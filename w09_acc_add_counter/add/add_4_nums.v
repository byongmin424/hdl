==> flow/design.v <==
module add_4_nums (
    input   wire            i_rst_n,
    input   wire            i_clk,
    input   wire            i_enable,
    input   wire    [7:0]   i_a,
    input   wire    [7:0]   i_b,
    input   wire    [7:0]   i_c,
    input   wire    [7:0]   i_d,
    output  reg     [9:0]   o_sum
);
reg [9:0] r_ab, r_cd;
always @(posedge i_clk or negedge i_rst_n) begin
    if(~i_rst_n)
        r_ab <= 0;
    else begin
        if(i_enable)
            r_ab <= i_a + i_b;
    end
end
always @(posedge i_clk or negedge i_rst_n) begin
    if(~i_rst_n)
        r_cd <= 0;
    else begin
        if(i_enable)
            r_cd <= i_c + i_d;
    end
end
always @(posedge i_clk or negedge i_rst_n) begin
    if(~i_rst_n)
        o_sum <= 0;
    else begin
        if(i_enable)
            o_sum <= r_ab + r_cd;
    end
end
endmodule
======== Tool chain data of add_4_nums ========
What the tools print for add_4_nums, step after step.
Lines are those of the file above, counted from 1.
Cell names lack the library's common part.
A cell with -- has no value.
inputs
  top module .............................. add_4_nums
  clock ................................... i_clk
  cell library ............................ sky130hd
  timing corner ........................... tt_025C_1v80

======== Word level ========
Counts by Yosys on the flattened word-level netlist (proc, flatten, opt, wreduce; memories kept). Register bits leave out memories and registers merged into their read ports (data or address); mux counts leave out enables and synchronous resets folded into registers. Print and check cells are left out. Cells with the same type and inputs are merged into one.
cells by class
  eq/ne operators ......................... 0
  $add $sub $neg .......................... 3
  reductions and logical operators ........ 0
  div/mod/pow operators ................... 0
  mux-type cells .......................... 0
  shifts and indexed selects .............. 0
  bitwise logic cells ..................... 0
  magnitude comparators ................... 0
  multipliers ............................. 0
operators with widths
  operator                                count
  8-bit by 8-bit adder with 9-bit output  2
  10-bit adder                            1
bit counts
  bits in read-only memories .............. 0
  register bits ........................... 30
  word width x clocked read ports ......... 0
  latch bits .............................. 0
  output and inout port bits .............. 10
  elaborated cells ........................ 6
  memory bits (writable) .................. 0
  input bits .............................. 35
  memories ................................ 0

======== Logic depth ========
Yosys ltp: most cells in a row. Word level: on the elaborated netlist, between registers, memories and ports. Mapped: between sequential cells and ports; inverters and the memories' decode and read muxes count.
depth
  depth after elaboration ................. 1
  ABC_AREA ................................ 0
  mapped depth ............................ 6
  gate-level depth less buffers ........... 6

======== Synthesis result ========
The flow's flattened synthesis, as Yosys stat reports it; memories are mapped. The netlist is that of the ABC_AREA named above (0 if unset); the other value can give another one.
synthesis totals
  buffers ................................. 6
  synthesis area .......................... 2082.0 um^2
  cells in the netlist .................... 205
  sequential area ......................... 700.7 um^2
  flip-flops .............................. 28
cells by type
  type       count  area in all (um^2)
  dfrtp_1    28     700.672
  ha_1       25     312.8
  mux2_2     12     135.13
  a21oi_1    13     65.062
  fa_1       3      60.058
  o21bai_1   7      52.55
  o21ai_0    10     50.048
  a2111o_1   4      45.043
  xnor2_1    5      43.792
  inv_1      10     37.536
  nand2_1    10     37.536
  o21a_1     5      37.536
  xor2_1     4      35.034
  nor2_1     9      33.782
  a2111oi_2  2      30.029
  o211ai_1   4      30.029
  o311ai_0   3      26.275
  a211oi_2   2      25.024
Other cell types: 23; their cells: 49.

======== Worst setup path after synthesis ========
Source: OpenSTA report_checks on the synthesized netlist (no wires, ideal clock, input and output delay 20% of the period each), path of least setup slack; recovery checks are left aside. Register names are those of the netlist, which keeps one name where synthesis merged equal registers.
timing after synthesis
  path type ............................... input to register
  start ................................... input i_a[0]
  end ..................................... register r_ab[6]
  stages .................................. 6
  clock period ............................ 2.23 ns
  external input delay .................... 0.446 ns
  data required time ...................... 2.114 ns
  arrival time ............................ 1.835 ns
  path delay .............................. 1.505 ns
  time at the first pin ................... 0.446 ns
  path buffers ............................ 0
  setup time .............................. 0.116 ns
  slack ................................... 0.279 ns
  synthesis period reached ................ 1.951 ns
"path delay" is the arrival time less input delay plus setup time.
"stages": output pins that drive a net of the path, with the launching flip-flop's if there is one; two outputs of one cell count as two.
"synthesis period reached" is the clock period less the worst setup slack; recovery checks do not enter. This is arithmetic on one report: input and output delays are still those of the set period (20% each).
The rows between start and end are the longest chain of elaborated cells between them; the timing report does not say that the signal goes this way. Where chains are equally long, one stands for them.
Each line given opens the expression or statement behind the cell; cells for indexed reads and writes are added by Yosys, which also makes memories of some case tables.
between the ends, after synthesis
  cell sequence ........................... ha_1 -> fa_1 -> a21oi_1 -> o21ai_0 -> a2111o_1 -> o311ai_0
  cells in the longest elaborated chain ... 1
  elaborated cells on any way between the ends .. 1
  source lines of those cells ............. 1
  classes of those cells .................. add/sub: 1
RTL lines, path after synthesis
  element                                 RTL line  source
  start: declaration                      5         input   wire    [7:0]   i_a,
  8-bit by 8-bit adder with 9-bit output  17        r_ab <= i_a + i_b;
  end: assignment                         14        r_ab <= 0;
  end: assignment                         17
  end: declaration                        11        reg [9:0] r_ab, r_cd;

======== Worst path after layout ========
From the final timing report of flow run 1: the path of least setup slack in the routed layout; clock arrival at registers is part of the times.
timing after layout
  path type ............................... register to register
  start ................................... register r_ab[0]
  end ..................................... register o_sum[8]
  time at the first pin ................... 0.27 ns
  arrival time ............................ 2.07 ns
  setup time .............................. 0.11 ns
  clock period ............................ 1.41 ns
  path buffers ............................ 0
  stages .................................. 7
  slack ................................... -0.49 ns
  data required time ...................... 1.58 ns
The rows between start and end are the longest chain of elaborated cells between them; the timing report does not say that the signal goes this way. Where chains are equally long, one stands for them.
between the ends, after layout
  cell sequence ........................... dfrtp_1 -> ha_2 -> fa_2 -> a211oi_4 -> o21a_1 -> nor4_1 -> or3b_1
  cells in the longest elaborated chain ... 1
  elaborated cells on any way between the ends .. 1
  source lines of those cells ............. 1
  classes of those cells .................. add/sub: 1
RTL lines, path after layout
  element             RTL line  source
  start: declaration  11        reg [9:0] r_ab, r_cd;
  start: assignment   14        r_ab <= 0;
  start: assignment   17        r_ab <= i_a + i_b;
  10-bit adder        33        o_sum <= r_ab + r_cd;
  end: assignment     30        o_sum <= 0;
  end: assignment     33
  end: declaration    9         output  reg     [9:0]   o_sum

Below are 2 stored runs of the flow (Yosys, OpenROAD; platform sky130hd) on add_4_nums, each with its settings and what was measured, unordered. Constraints: input delay and output delay 20% of the set period each, output load 0.01 pF.
"worst setup path time (ns)" means the part of the period allowed to the worst setup path (the constraints hold back 20% at inputs and 20% at outputs) less its slack; where the path has registers, the arrival times of their clocks count too.
"finish__power__total" is the tool's figure for a default switching activity; nothing was simulated.

Flow files of flow run 1
==> flow/run.sh <==
#!/bin/bash
# the make line also repeats the synthesis and layout settings of config.mk as NAME=value (left out here)
make -C /OpenROAD-flow-scripts/flow DESIGN_CONFIG=/design/flow/config.mk WORK_HOME=/design/flow/orfs CLKGATE_MAP_FILE= finish
==> flow/config.mk <==
export PLATFORM = sky130hd
export DESIGN_NAME = add_4_nums
export DESIGN_NICKNAME = add_4_nums
export VERILOG_FILES = /design/flow/design.v
export SDC_FILE = /design/flow/constraint.sdc
export NUM_CORES = 4
export LEC_CHECK = 0
export CAP_MARGIN = 20
export CORE_MARGIN = 2
export CORE_UTILIZATION = 23
export GPL_TIMING_DRIVEN = 1
export PLACE_DENSITY = 0.66
export SETUP_SLACK_MARGIN = -0.08
export SLEW_MARGIN = 15
export TNS_END_PERCENT = 10
==> flow/constraint.sdc <==
create_clock -name core_clock -period 1.41 [get_ports {i_clk}]
set_input_delay 0.2820 -clock core_clock [delete_from_list [all_inputs] [get_ports {i_clk}]]
set_output_delay 0.2820 -clock core_clock [all_outputs]
set_load 0.01 [all_outputs]

report of flow run 1
yosys chip area after synthesis (um^2): 2082.0
finish__design__die__area: 9828.7
finish__design__instance__area__stdcell: 3241.9
finish__design__instance__utilization: 0.3699
finish__timing__setup__ws: -0.491
finish__timing__setup__tns: -5.268
finish__timing__hold__ws: 0.361
finish__power__total: 3.783e-03
worst setup path time (ns): 1.90
worst setup path kind: register to register

Flow files of flow run 2
==> flow/run.sh <==
#!/bin/bash
# the make line also repeats the synthesis and layout settings of config.mk as NAME=value (left out here)
make -C /OpenROAD-flow-scripts/flow DESIGN_CONFIG=/design/flow/config.mk WORK_HOME=/design/flow/orfs CLKGATE_MAP_FILE= finish
==> flow/config.mk <==
export PLATFORM = sky130hd
export DESIGN_NAME = add_4_nums
export DESIGN_NICKNAME = add_4_nums
export VERILOG_FILES = /design/flow/design.v
export SDC_FILE = /design/flow/constraint.sdc
export NUM_CORES = 4
export LEC_CHECK = 0
export ABC_AREA = 0
export CAP_MARGIN = 20
export CORE_ASPECT_RATIO = 1.38
export CORE_MARGIN = 9
export CORE_UTILIZATION = 41
export GPL_ROUTABILITY_DRIVEN = 0
export HOLD_SLACK_MARGIN = -0.03
export MAX_ROUTING_LAYER = met4
export PLACE_DENSITY_LB_ADDON = 0.15
export SLEW_MARGIN = 20
export TNS_END_PERCENT = 55
==> flow/constraint.sdc <==
create_clock -name core_clock -period 3.87 [get_ports {i_clk}]
set_input_delay 0.7740 -clock core_clock [delete_from_list [all_inputs] [get_ports {i_clk}]]
set_output_delay 0.7740 -clock core_clock [all_outputs]
set_load 0.01 [all_outputs]

report of flow run 2
yosys chip area after synthesis (um^2): 2082.0
finish__design__die__area: 8000.5
finish__design__instance__area__stdcell: 2631.3
finish__design__instance__utilization: 0.5351
finish__timing__setup__ws: 1.287
finish__timing__setup__tns: 0.000
finish__timing__hold__ws: 0.497
finish__power__total: 1.185e-03
worst setup path time (ns): 1.81
worst setup path kind: input to register
